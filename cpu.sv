==> flow/design.v <==
module ALU(
	input logic [1:0] i_ALU_Op,
	input logic [15:0] i_ALU_1,
	input logic [15:0] i_ALU_2,
	output logic [15:0] o_ALU_out,
	output o_N,
	output o_Z
);
	logic [15:0] ALU_out_temp;
	assign o_ALU_out = ALU_out_temp;
	assign o_N = o_ALU_out[15];
	assign o_Z = (o_ALU_out == 16'b0);
	always_comb begin
		case(i_ALU_Op)
			2'b00: ALU_out_temp = i_ALU_1 + i_ALU_2;
			2'b01: ALU_out_temp = i_ALU_1 - i_ALU_2;
			2'b10: ALU_out_temp = 2*i_ALU_2;
			2'b11: ALU_out_temp = i_ALU_1;
		endcase
	end
endmodule
module RF(
	input i_RF_write,
	input clk,
	input rst,
	input logic [2:0] i_reg_y,
	input logic [2:0] i_reg_x,
	input logic [2:0] i_reg_w,
	input logic [15:0] i_data_w,
	output logic [15:0] o_data_1,
	output logic [15:0] o_data_2
);
	logic [15:0] r0;
	logic [15:0] r1;
	logic [15:0] r2;
	logic [15:0] r3;
	logic [15:0] r4;
	logic [15:0] r5;
	logic [15:0] r6;
	logic [15:0] r7;
	logic [15:0] data_temp_1;
	logic [15:0] data_temp_2;
	assign o_data_1 = data_temp_1;
	assign o_data_2 = data_temp_2;
	always_comb begin
		case(i_reg_x)
			3'b000: data_temp_1 = r0;
			3'b001: data_temp_1 = r1;
			3'b010: data_temp_1 = r2;
			3'b011: data_temp_1 = r3;
			3'b100: data_temp_1 = r4;
			3'b101: data_temp_1 = r5;
			3'b110: data_temp_1 = r6;
			3'b111: data_temp_1 = r7;
		endcase
		case(i_reg_y)
			3'b000: data_temp_2 = r0;
			3'b001: data_temp_2 = r1;
			3'b010: data_temp_2 = r2;
			3'b011: data_temp_2 = r3;
			3'b100: data_temp_2 = r4;
			3'b101: data_temp_2 = r5;
			3'b110: data_temp_2 = r6;
			3'b111: data_temp_2 = r7;
		endcase
	end
	always_ff @(posedge clk or posedge rst) begin
		if(rst) begin
			r0 = 16'b0;
			r1 = 16'b0;
			r2 = 16'b0;
			r3 = 16'b0;
			r4 = 16'b0;
			r5 = 16'b0;
			r6 = 16'b0;
			r7 = 16'b0;
		end else begin 
			if(i_RF_write) begin
				case(i_reg_w)
					3'b000: r0 = i_data_w;
					3'b001: r1 = i_data_w;
					3'b010: r2 = i_data_w;
					3'b011: r3 = i_data_w;
					3'b100: r4 = i_data_w;
					3'b101: r5 = i_data_w;
					3'b110: r6 = i_data_w;
					3'b111: r7 = i_data_w;
				endcase
			end
		end
	end
endmodule
module control(
	input rst,
	input clk, 
	input i_N,
	input i_Z,
	input [3:0] i_instr,
	input i_imm,
	input i_mem_wait,  
	input i_mem_rddatavalid,  
	output logic o_PC_write,
	output logic o_Addr_sel,
	output logic o_mem_rd,
	output logic o_mem_wr,
	output logic o_MDR_load,
	output logic o_IR_load,
	output logic o_OpA_sel,
	output logic o_OpAB_load,
	output logic [1:0] o_ALU_1_sel,
	output logic [1:0] o_ALU_2_sel,
	output logic [1:0] o_ALUop_sel,
	output logic o_ALU_out,
	output logic o_RF_write,
	output logic o_RF_write_call,
	output logic o_Reg_in,
	output logic o_Flag_write,
	output logic o_mov_hi
);
	enum int unsigned 
	{ 
		S_RESET,
		S_FETCH,
		S_DECODE,
		S_ADD_ADDI,
		S_SAVE_MULTIPLY,
		S_LOAD_OPB,
		S_SAVE_PC,
		S_SAVE_REG,
		S_SUB_SUBI_CMP_CMPI,
		S_LD,
		S_LD_SAVE,
		S_LD_SAVE2,		
		S_ST,
		S_MV_MVI_MVHI,
		S_JR_JZ_JN,
		S_JR_JZ_JN_IMM,
		S_CALL,
		S_SAVE_REG_PC,
		S_FETCH_JMP_CALL,
		S_RX_TO_PC,
		S_DATA,
		S_SAVE_REG_PC_2,
		S_JUMP_TO_PC
	} state, nextstate;
	always_ff @ (posedge clk or posedge rst) begin
		if(rst) state <= S_RESET;
		else state <= nextstate;
	end 
	always_comb begin
		nextstate = state;
		o_PC_write = 1'b0;
		o_Addr_sel = 1'b0;
		o_mem_rd = 1'b0;
		o_mem_wr = 1'b0;
		o_MDR_load = 1'b0;
		o_IR_load = 1'b0;
		o_OpA_sel = 1'b0;
		o_OpAB_load = 1'b0;
		o_ALU_1_sel = 2'b0;
		o_ALU_2_sel = 2'b0;
		o_ALUop_sel= 2'b0;
		o_ALU_out = 1'b0;
		o_RF_write = 1'b0;
		o_Reg_in = 1'b0;
		o_Flag_write = 1'b0;
		o_RF_write_call = 1'b0;
		o_mov_hi = 1'b0;
		case(state)
			S_RESET: begin
				nextstate = S_FETCH;
			end
			S_FETCH: begin
				o_PC_write = 1'b1;
				o_Addr_sel = 1'b1;
				o_mem_rd = 1'b1;    
				o_ALU_2_sel = 2'b01;
				nextstate = i_mem_wait ? state : S_DATA;
			end
			S_DATA: begin 
				o_IR_load = 1'b1;
				nextstate = i_mem_rddatavalid ? S_DECODE : state;
			end 
			S_DECODE: begin
				o_OpAB_load = 1'b1;
				if(i_instr == 4'b0001) 
					nextstate = S_ADD_ADDI;
				else if(i_instr == 4'b0010 | i_instr == 4'b0011)
					nextstate = S_SUB_SUBI_CMP_CMPI;
				else if(i_instr == 4'b0100)
					nextstate = S_LD;
				else if(i_instr == 4'b0101)
					nextstate = S_ST;
				else if(i_instr == 4'b0000 | i_instr == 4'b0110)
					nextstate = S_MV_MVI_MVHI;
				else if(i_instr == 4'b1000 | i_instr == 4'b1001 | i_instr == 4'b1010)
					nextstate = S_JR_JZ_JN;
				else if(i_instr == 4'b1100)
					nextstate = S_CALL;
			end
			S_ADD_ADDI: begin 
				if (i_imm) o_ALU_2_sel = 2'b10; 
				o_ALU_1_sel = 2'b01;
				o_ALU_out = 1'b1;
				o_Flag_write = 1'b1;
				nextstate = S_SAVE_REG;
			end 
			S_SAVE_REG: begin 
				o_RF_write = 1'b1;
				nextstate = S_FETCH;
			end 
			S_SAVE_MULTIPLY: begin 
				o_ALU_2_sel = 2'b11;
				o_ALU_out = 1'b1;
				o_ALUop_sel = 2'b10;
				nextstate = S_SAVE_REG_PC; 
			end 
			S_SAVE_REG_PC: begin
				o_RF_write = 1'b1;
				nextstate = S_LOAD_OPB;
			end
			S_LOAD_OPB: begin
				o_OpAB_load = 1'b1;
				nextstate = S_SAVE_PC;
			end
			S_SAVE_PC: begin
				o_PC_write = 1'b1;
				nextstate = S_FETCH;
			end
			S_SUB_SUBI_CMP_CMPI: begin 
				if (i_imm) begin 
					o_ALU_1_sel = 2'b01; 
					o_ALU_2_sel = 2'b10; 
					o_ALUop_sel = 2'b01; 
					o_ALU_out = 1'b1; 
					o_Flag_write = 1'b1; 
					if (i_instr == 4'b0010)
						nextstate = S_SAVE_REG; 
					else if (i_instr == 4'b0011)
						nextstate = S_FETCH; 
				end else begin 
					o_ALU_1_sel = 2'b01; 
					o_ALUop_sel = 2'b01; 
					o_ALU_out = 1'b1; 
					o_Flag_write = 1'b1; 
					if (i_instr == 4'b0010)
						nextstate = S_SAVE_REG; 
					else if (i_instr == 4'b0011)
						nextstate = S_FETCH; 
				end
			end 
			S_LD: begin 
				o_mem_rd = 1'b1;  
				nextstate = i_mem_wait ? state : S_LD_SAVE; 
			end
			S_LD_SAVE: begin
				o_MDR_load = 1'b1;
				nextstate = i_mem_rddatavalid ? S_LD_SAVE2 : state;
			end
			S_LD_SAVE2: begin 
				o_ALU_out = 1'b1;
				o_RF_write = 1'b1;
				o_Reg_in = 1'b1;
				nextstate = S_FETCH; 
			end 
			S_ST: begin
				o_mem_wr = 1'b1;  
				nextstate = i_mem_wait ? state : S_FETCH; 
			end
			S_MV_MVI_MVHI: begin
				if(i_instr == 4'b0000) begin
					if(i_imm) o_ALU_2_sel = 2'b10;
					else o_ALU_2_sel = 2'b00;
					o_ALU_1_sel = 2'b11;  
					o_ALUop_sel = 2'b00;
					o_ALU_out = 1'b1;
					nextstate = S_SAVE_REG;
				end 
				else if(i_instr == 4'b0110 && i_imm) begin
					o_mov_hi = 1'b1;
					o_ALUop_sel = 2'b00;
					o_ALU_out = 1'b1;
					nextstate = S_SAVE_REG;	
				end 
			end
			S_FETCH_JMP_CALL: begin
				o_PC_write = 1'b1;
				o_ALU_1_sel = 2'b00;
				o_ALU_2_sel = 2'b11;
				o_ALU_out = 1'b1;
				nextstate = S_FETCH; 
			end
			S_JR_JZ_JN: begin
				if(i_instr == 4'b1000) begin
					if(i_imm) nextstate = S_FETCH_JMP_CALL;
					else begin
						o_PC_write = 1'b1;
						o_ALU_1_sel = 2'b01;
						o_ALUop_sel = 2'b11;
						nextstate = S_FETCH;
					end
				end
				if(i_instr == 4'b1001) begin
					if(i_Z) begin
						if(i_imm) nextstate = S_FETCH_JMP_CALL;
						else begin
							o_PC_write = 1'b1;
							o_ALU_1_sel = 2'b01;
							o_ALUop_sel = 2'b11;
							nextstate =  S_FETCH;
						end
					end
					else nextstate = S_FETCH;
				end
				if(i_instr == 4'b1010) begin
					if(i_N) begin
						if(i_imm) nextstate = S_FETCH_JMP_CALL;
						else begin
							o_PC_write = 1'b1;
							o_ALU_1_sel = 2'b01;
							o_ALUop_sel = 2'b11;
							nextstate =  S_FETCH;
						end
					end
					else nextstate = S_FETCH;
				end
			end
			S_CALL: begin
				o_ALU_1_sel = 1'b0;
				o_ALUop_sel = 2'b11;
				o_ALU_out = 1'b1;
				nextstate = S_SAVE_REG_PC_2;
			end
			S_SAVE_REG_PC_2: begin
				o_RF_write = 1'b1;
				o_RF_write_call = 1'b1;
				if(i_imm) nextstate = S_FETCH_JMP_CALL;
				else nextstate = S_RX_TO_PC;
			end
			S_RX_TO_PC: begin
				o_PC_write = 1'b1;
				o_ALU_1_sel = 2'b01;
				nextstate = S_FETCH;
			end
		endcase
	end
endmodule
module cpu(
	input clk,
	input reset,
	input logic [15:0] i_mem_rddata,
	input logic i_mem_wait,  
	input logic i_mem_rddatavalid,  
	output logic [15:0] o_mem_wrdata,
	output logic [15:0] o_mem_addr,
	output logic o_mem_rd,
	output logic o_mem_wr
);
	logic PC_write;
	logic Addr_sel;
	logic mem_rd;
	logic mem_wr;
	logic MDR_load;
	logic IR_load;
	logic OpA_sel;
	logic OpAB_load;
	logic [1:0] ALU_1_sel;
	logic [1:0] ALU_2_sel;
	logic [1:0] ALUop_sel;
	logic ALU_out;
	logic RF_write;
	logic Reg_in;
	logic Flag_write;
	logic RF_write_call;
	logic mov_hi;
	logic N, Z, imm;
	logic [3:0] instr;
	datapath data(
		.rst(reset),
		.clk(clk), 
		.i_mem_rddata(i_mem_rddata),
		.i_PC_write(PC_write),
		.i_Addr_sel(Addr_sel),
		.i_mem_wr(mem_wr),
		.i_MDR_load(MDR_load),
		.i_IR_load(IR_load),
		.i_OpA_sel(OpA_sel),
		.i_OpAB_load(OpAB_load),
		.i_ALU_1_sel(ALU_1_sel),
		.i_ALU_2_sel(ALU_2_sel),
		.i_ALUop_sel(ALUop_sel),
		.i_ALU_out(ALU_out),
		.i_RF_write(RF_write),
		.i_Reg_in(Reg_in),
		.i_Flag_write(Flag_write),
		.i_RF_write_call(RF_write_call),
		.i_mov_hi(mov_hi),
		.o_N(N),
		.o_Z(Z),
		.o_instr(instr),
		.o_mem_wrdata(o_mem_wrdata),
		.o_mem_addr(o_mem_addr),
		.o_mem_rd(mem_rd),
		.o_mem_wr(mem_wr),
		.o_imm(imm)
	);
	control control(
		.rst(reset),
		.clk(clk),
		.i_N(N),
		.i_Z(Z),
		.i_instr(instr),
		.i_imm(imm),
		.i_mem_wait(i_mem_wait),
		.i_mem_rddatavalid(i_mem_rddatavalid),  
		.o_PC_write(PC_write),
		.o_Addr_sel(Addr_sel),
		.o_mem_rd(o_mem_rd),
		.o_mem_wr(o_mem_wr),
		.o_MDR_load(MDR_load),
		.o_IR_load(IR_load),
		.o_OpA_sel(OpA_sel),
		.o_OpAB_load(OpAB_load),
		.o_ALU_1_sel(ALU_1_sel),
		.o_ALU_2_sel(ALU_2_sel),
		.o_ALUop_sel(ALUop_sel),
		.o_ALU_out(ALU_out),
		.o_RF_write(RF_write),
		.o_Reg_in(Reg_in),
		.o_Flag_write(Flag_write),
		.o_RF_write_call(RF_write_call),
		.o_mov_hi(mov_hi)
	);
endmodule
module datapath(
	input rst,
	input clk, 
	input logic [15:0] i_mem_rddata,
	input logic i_PC_write,
	input logic i_Addr_sel,
	input logic i_mem_wr,
	input logic i_MDR_load,
	input logic i_IR_load,
	input logic i_OpA_sel,
	input logic i_OpAB_load,
	input logic [1:0] i_ALU_1_sel,
	input logic [1:0] i_ALU_2_sel,
	input logic [1:0] i_ALUop_sel,
	input logic i_ALU_out,
	input logic i_RF_write,
	input logic i_Reg_in,
	input logic i_Flag_write,
	input logic i_RF_write_call,
	input logic i_mov_hi,
	output logic o_N,
	output logic o_Z,
	output logic [3:0] o_instr,
	output logic [15:0] o_mem_wrdata,
	output logic [15:0] o_mem_addr,
	output logic o_mem_rd,
	output logic o_mem_wr,
	output logic o_imm
);
	logic [15:0] ALU_in1;
	logic [15:0] ALU_in2;
	logic [15:0] ALU_out; 
	logic N_temp; 
	logic Z_temp;
	ALU ALU_inst(
		.i_ALU_Op(i_ALUop_sel),
		.i_ALU_1(ALU_in1),
		.i_ALU_2(ALU_in2),
		.o_ALU_out(ALU_out), 
		.o_Z(Z_temp),
		.o_N(N_temp)
	);
	always @ (posedge clk or posedge rst) begin 
		if (rst) begin 
			o_N <= 0;
			o_Z <= 0;
		end 
		else begin 
			if (i_Flag_write) begin 
				o_N <= N_temp; 
				o_Z <= Z_temp; 
			end 
		end 
	end 
	logic [2:0] reg_y;
	logic [2:0] reg_x; 
	logic [2:0] reg_w;
	logic [15:0] data_w; 
	logic [15:0] data_1;
	logic [15:0] data_2; 
	RF RF_inst (
		.i_RF_write(i_RF_write),
		.clk(clk),
		.rst(rst),
		.i_reg_y(reg_y),
		.i_reg_x(reg_x),
		.i_reg_w(reg_w),
		.i_data_w(data_w),
		.o_data_1(data_1),
		.o_data_2(data_2)
	); 
	logic [15:0] PC;
	logic [15:0] IR;
	logic [15:0] MDR; 
	logic [7:0] imm8; 
	logic [10:0] imm11; 
	logic [15:0] opA;
	logic [15:0] opB;
	logic [15:0] ALU_out_reg;
	logic [15:0] imm8_reg, imm11_reg; 
	assign imm8 = IR[15:8];
	assign imm11 = IR[15:5];
	assign imm8_reg = $signed(imm8);
	assign imm11_reg = {imm11[10], imm11[10], imm11[10], imm11[10], imm11, 1'b0};
	assign o_mem_addr = i_Addr_sel ? PC : opB;
	assign reg_x = i_OpA_sel ? 3'd1 : IR[7:5];
	assign reg_y = IR[10:8];
	assign reg_w = i_RF_write_call ? 3'b111 : reg_x;
	assign data_w = i_Reg_in ? MDR : ALU_out_reg;
	assign o_instr = IR[4:0];
	assign o_imm = IR[4]; 
	assign o_mem_wrdata = opA;
	always_comb begin
		case(i_ALU_1_sel) 
			2'b00: ALU_in1 = PC;
			2'b01: ALU_in1 = opA;
			2'b11: ALU_in1 = 16'b0;
			default: ALU_in1 = 1'b0;
		endcase
		case(i_ALU_2_sel)
			2'b00: ALU_in2 = opB;
			2'b01: ALU_in2 = 16'd2;
			2'b10: ALU_in2 = imm8_reg;
			2'b11: ALU_in2 = imm11_reg;
		endcase
	end
	always_ff @ (posedge clk) begin 
		if (rst) begin
			PC <= 16'b0; 
			IR <= 16'b0; 
			MDR <= 16'b0;
			opA <= 16'b0;
			opB <= 16'b0;
			ALU_out_reg <= 16'b0;
		end
		if(i_PC_write) PC <= ALU_out;
		if(i_IR_load) IR <= i_mem_rddata;
		if(i_OpAB_load) begin
			opA <= data_1;
			opB <= data_2;
		end
		if(i_MDR_load) MDR <= i_mem_rddata;
		if(i_ALU_out) begin
			if(i_mov_hi) ALU_out_reg <= {imm8,opA[7:0]};
			else ALU_out_reg <= ALU_out;
		end
	end 
endmodule
* From RTL to reports: cpu
Tool output for the design above, in the order of the flow.
Lines are those of the file above, counted from 1.
Operators: Yosys type, input widths -> output width; for muxes data width and select width s.
A cell with n/a has no value.
- Design top :: cpu
- Clock port :: clk
- Library :: sky130hd
- Timing corner :: tt_025C_1v80

* Elaborated design
Yosys after proc, flatten, opt, wreduce and memory -nomap, before mapping. Memory bits, and registers merged into a memory's read port (data or address), are not among the register bits. Print and check cells are not counted.
- Output and inout port bits :: 34
- Register bits after elaboration :: 258
- Word-level cells :: 234
- Reductions and logical operators :: 42
- Equality and inequality tests :: 67
- $add $sub $neg :: 2
- Multiplexer cells :: 94
- Bitwise operators :: 12
** Operator list (count)
- $mux 32 :: 20
- $pmux 32 s16 :: 1
- $mux 16 :: 18
- $pmux 16 s8 :: 2
- $eq 32x4->1 const B :: 7
- $eq 32x5->1 const B :: 6
- $eq 32x3->1 const B :: 4
- $pmux 16 s4 :: 2
- $eq 32x2->1 const B :: 2
- $reduce_or 7->1 :: 8
- $eq 3x3->1 const B :: 12
- $mux 2 :: 18
- $eq 32x1->1 const B :: 1
- $logic_not 32->1 :: 1
- $pmux 16 s2 :: 1
- $mux 1 :: 24
- $eq 3x2->1 const B :: 6
- $add 16x16->16 :: 1
- $sub 16x16->16 :: 1
- $logic_not 16->1 :: 1
- $reduce_bool 16->1 :: 1
- $reduce_and 2->1 :: 8
- $eq 4x4->1 const B :: 4
- $pmux 2 s4 :: 2
- $eq 4x3->1 const B :: 3
- $reduce_or 6->1 :: 2
- $reduce_and 10->1 :: 1
- $ne 2x2->1 const B :: 5
Other operator kinds: 22; their cells: 55.

* Logic depth
Depth = most cells in a row (Yosys ltp): at word level without a register or memory, in the mapped netlist without a sequential cell, where the memories' decode and read muxes count.
- Depth after elaboration :: 15
- ABC_AREA :: 0
- Depth in mapped cells :: 25

* Mapped cells and area
Source: synth_stat.txt of the flow (Yosys; design flattened, memories mapped). It holds for the ABC_AREA given above (unset counts as 0); a run with the other value may have another netlist.
The area totals of this step are shown rounded.
** Cells by type (count)
- sky130_fd_sc_hd__dfrtp_1 :: 146
- sky130_fd_sc_hd__edfxtp_1 :: 96
- sky130_fd_sc_hd__a21oi_1 :: 163
- sky130_fd_sc_hd__o21ai_0 :: 144
- sky130_fd_sc_hd__nor2_1 :: 191
- sky130_fd_sc_hd__mux2i_1 :: 58
- sky130_fd_sc_hd__nand2_1 :: 149
- sky130_fd_sc_hd__mux2_2 :: 37
- sky130_fd_sc_hd__clkbuf_1 :: 80
- sky130_fd_sc_hd__and2_1 :: 39
- sky130_fd_sc_hd__mux4_2 :: 9
- sky130_fd_sc_hd__ha_1 :: 16
- sky130_fd_sc_hd__a211oi_1 :: 25
- sky130_fd_sc_hd__a221oi_1 :: 15
- sky130_fd_sc_hd__xnor2_1 :: 15
- sky130_fd_sc_hd__o22ai_1 :: 19
- sky130_fd_sc_hd__inv_1 :: 30
- sky130_fd_sc_hd__a22o_1 :: 10
Not listed: further types 54, cells in them 160.
- Standard cells after synthesis :: 1402
- Chip area (Yosys) :: 13000 um^2
- Mapped flip-flops :: 243
By module: a second synthesis without flattening, with its own total; a netlist apart from the flattened one above.
- Cell total of the unflattened synthesis :: 1254
- Area (unflattened synthesis) :: 14000 um^2
Each row is one instance without its submodules.
** Modules
- RF :: area 7100 um^2, cells 603, sequential area 3200 um^2, instances 1
- datapath :: area 4900 um^2, cells 356, sequential area 2900 um^2, instances 1
- ALU :: area 1500 um^2, cells 207, sequential area 0.0 um^2, instances 1
- control :: area 900 um^2, cells 88, sequential area 430 um^2, instances 1
- cpu :: area 0.0 um^2, cells 0, sequential area 0.0 um^2, instances 1

* Worst setup path after synthesis
Path of least setup slack by OpenSTA after synthesis, without wires, with an ideal clock, recovery checks aside; 20% of the period is set as input and as output delay. Where synthesis merged equal registers, the netlist keeps one of their names.
- Kind :: input port to flip-flop
- Start point :: input port reset
- End point :: register data.ALU_out_reg[0]
- Setup slack :: 1.916 ns
- Delay of the path :: 5.100 ns
- External input delay :: 1.754 ns
- Stages :: 2
- Arrival time :: 6.221 ns
- Period :: 8.77 ns
- Library setup time :: 0.633 ns
- Required time :: 8.137 ns
- Period reached after synthesis :: 6.854 ns
"delay of the path" = arrival - input delay + setup time.
"stages" counts driving pins, that of a launching flip-flop among them; a cell with two outputs on the path counts twice.
"period reached after synthesis" = period - worst setup slack (recovery checks aside). The figure is calculated, with input and output delays left at 20% of the set period.
Between the ends stands the longest chain of elaborated cells between them, by number of cells; it is not shown to be the way that was timed. Of several equally long chains one is given.
Each line given opens the expression or statement behind the cell; cells for indexed reads and writes are added by Yosys, which also makes memories of some case tables.
A register here has more assigning lines than the two given.
The path ends at the enable pin of a flip-flop; only ways to that pin are counted.
- Cells stage by stage :: sky130_fd_sc_hd__inv_1 sky130_fd_sc_hd__nand2_1
- Cells in the longest elaborated chain :: 1
- Elaborated cells on any way between the ends :: 1
- Source lines of those cells :: 0
- Those cells by class :: reduce/logical: 1
** Ends and longest elaborated chain, post-synthesis
- start: declaration :: RTL line 350 : input reset,
- $reduce_bool 2->1
- end: assignment :: RTL line 558 : if(i_mov_hi) ALU_out_reg <= {imm8,opA[7:0]};
- end: assignment :: RTL line 559 : else ALU_out_reg <= ALU_out;
- end: declaration :: RTL line 513 : logic [15:0] ALU_out_reg;

* Timing after layout
Path of least setup slack in the final report of flow run A (OpenROAD, finished layout, wires in). Where an end is a register, its clock arrival counts in the times.
- Kind :: flip-flop to flip-flop
- Start point :: register control.state
- End point :: register data.ALU_out_reg[15]
- Period :: 5.86 ns
- Library setup time :: 0.28 ns
- Required time :: 6.11 ns
- Arrival time :: 5.57 ns
- Setup slack :: 0.54 ns
- Stages :: 20
Where an end lacks its bit number, it is one bit of the signal, or one of the new flip-flops if synthesis recoded a state register.
A register here has more assigning lines than the two given.
- Cells stage by stage :: sky130_fd_sc_hd__dfrtp_1 sky130_fd_sc_hd__o21a_1 sky130_fd_sc_hd__a311oi_4 sky130_fd_sc_hd__buf_4 sky130_fd_sc_hd__mux2i_1 sky130_fd_sc_hd__a2bb2oi_1 sky130_fd_sc_hd__and2_1 sky130_fd_sc_hd__nor2_1 sky130_fd_sc_hd__xor2_1 sky130_fd_sc_hd__ha_1 sky130_fd_sc_hd__nand2_1 sky130_fd_sc_hd__o21ai_0 sky130_fd_sc_hd__o211ai_1 sky130_fd_sc_hd__a21boi_0 sky130_fd_sc_hd__o21ba_2 sky130_fd_sc_hd__o31ai_1 sky130_fd_sc_hd__or3_1 sky130_fd_sc_hd__nand3_2 sky130_fd_sc_hd__xor2_2 sky130_fd_sc_hd__a211oi_1
** Ends and longest elaborated chain, after layout
- start: declaration :: RTL line 145 : } state, nextstate;
- start: assignment :: RTL line 147 : if(rst) state <= S_RESET;
- start: assignment :: RTL line 148 : else state <= nextstate;
- end: assignment :: RTL line 558 : if(i_mov_hi) ALU_out_reg <= {imm8,opA[7:0]};
- end: assignment :: RTL line 559 : else ALU_out_reg <= ALU_out;
- end: declaration :: RTL line 513 : logic [15:0] ALU_out_reg;
Chain of elaborated cells between the ends: none given.

Subject: cpu on sky130hd, stored results

Hello all,

cpu through Yosys and OpenROAD on sky130hd: 2 stored runs, unordered, with their settings and measured results. The constraints put input and output delay at 20% of the set period each and load the outputs with 0.01 pF.
"overall power" rests on the timing tool's default activity at the inputs, not on a simulated workload.
The measured numbers are rounded.

** Flow run A
- Settings :: period_ns=5.86; CAP_MARGIN=20; CORE_MARGIN=2; CORE_UTILIZATION=40; SLEW_MARGIN=20
- Worst setup slack after layout :: 0.54 ns
- Utilization after routing :: 47%
- Overall power :: 9.3 mW
- Area of the die :: 35000 um^2
- Netlist area reported by Yosys :: 13000 um^2
- Setup total negative slack :: 0.000 ns

** Flow run B
- Settings :: period_ns=6.96; CORE_UTILIZATION=37; SETUP_SLACK_MARGIN=1.67; PLACE_DENSITY_LB_ADDON=0.15; CORE_ASPECT_RATIO=0.54; CELL_PAD_IN_SITES_DETAIL_PLACEMENT=2; CTS_CLUSTER_DIAMETER=193; CAP_MARGIN=15; CORE_MARGIN=2; SLEW_MARGIN=20
- Utilization after routing :: 44%
- Netlist area reported by Yosys :: 13000 um^2
- Worst setup slack after layout :: 1.7 ns
- Overall power :: 8.5 mW
- Area of the die :: 37000 um^2
- Setup total negative slack :: 0.000 ns

Thanks
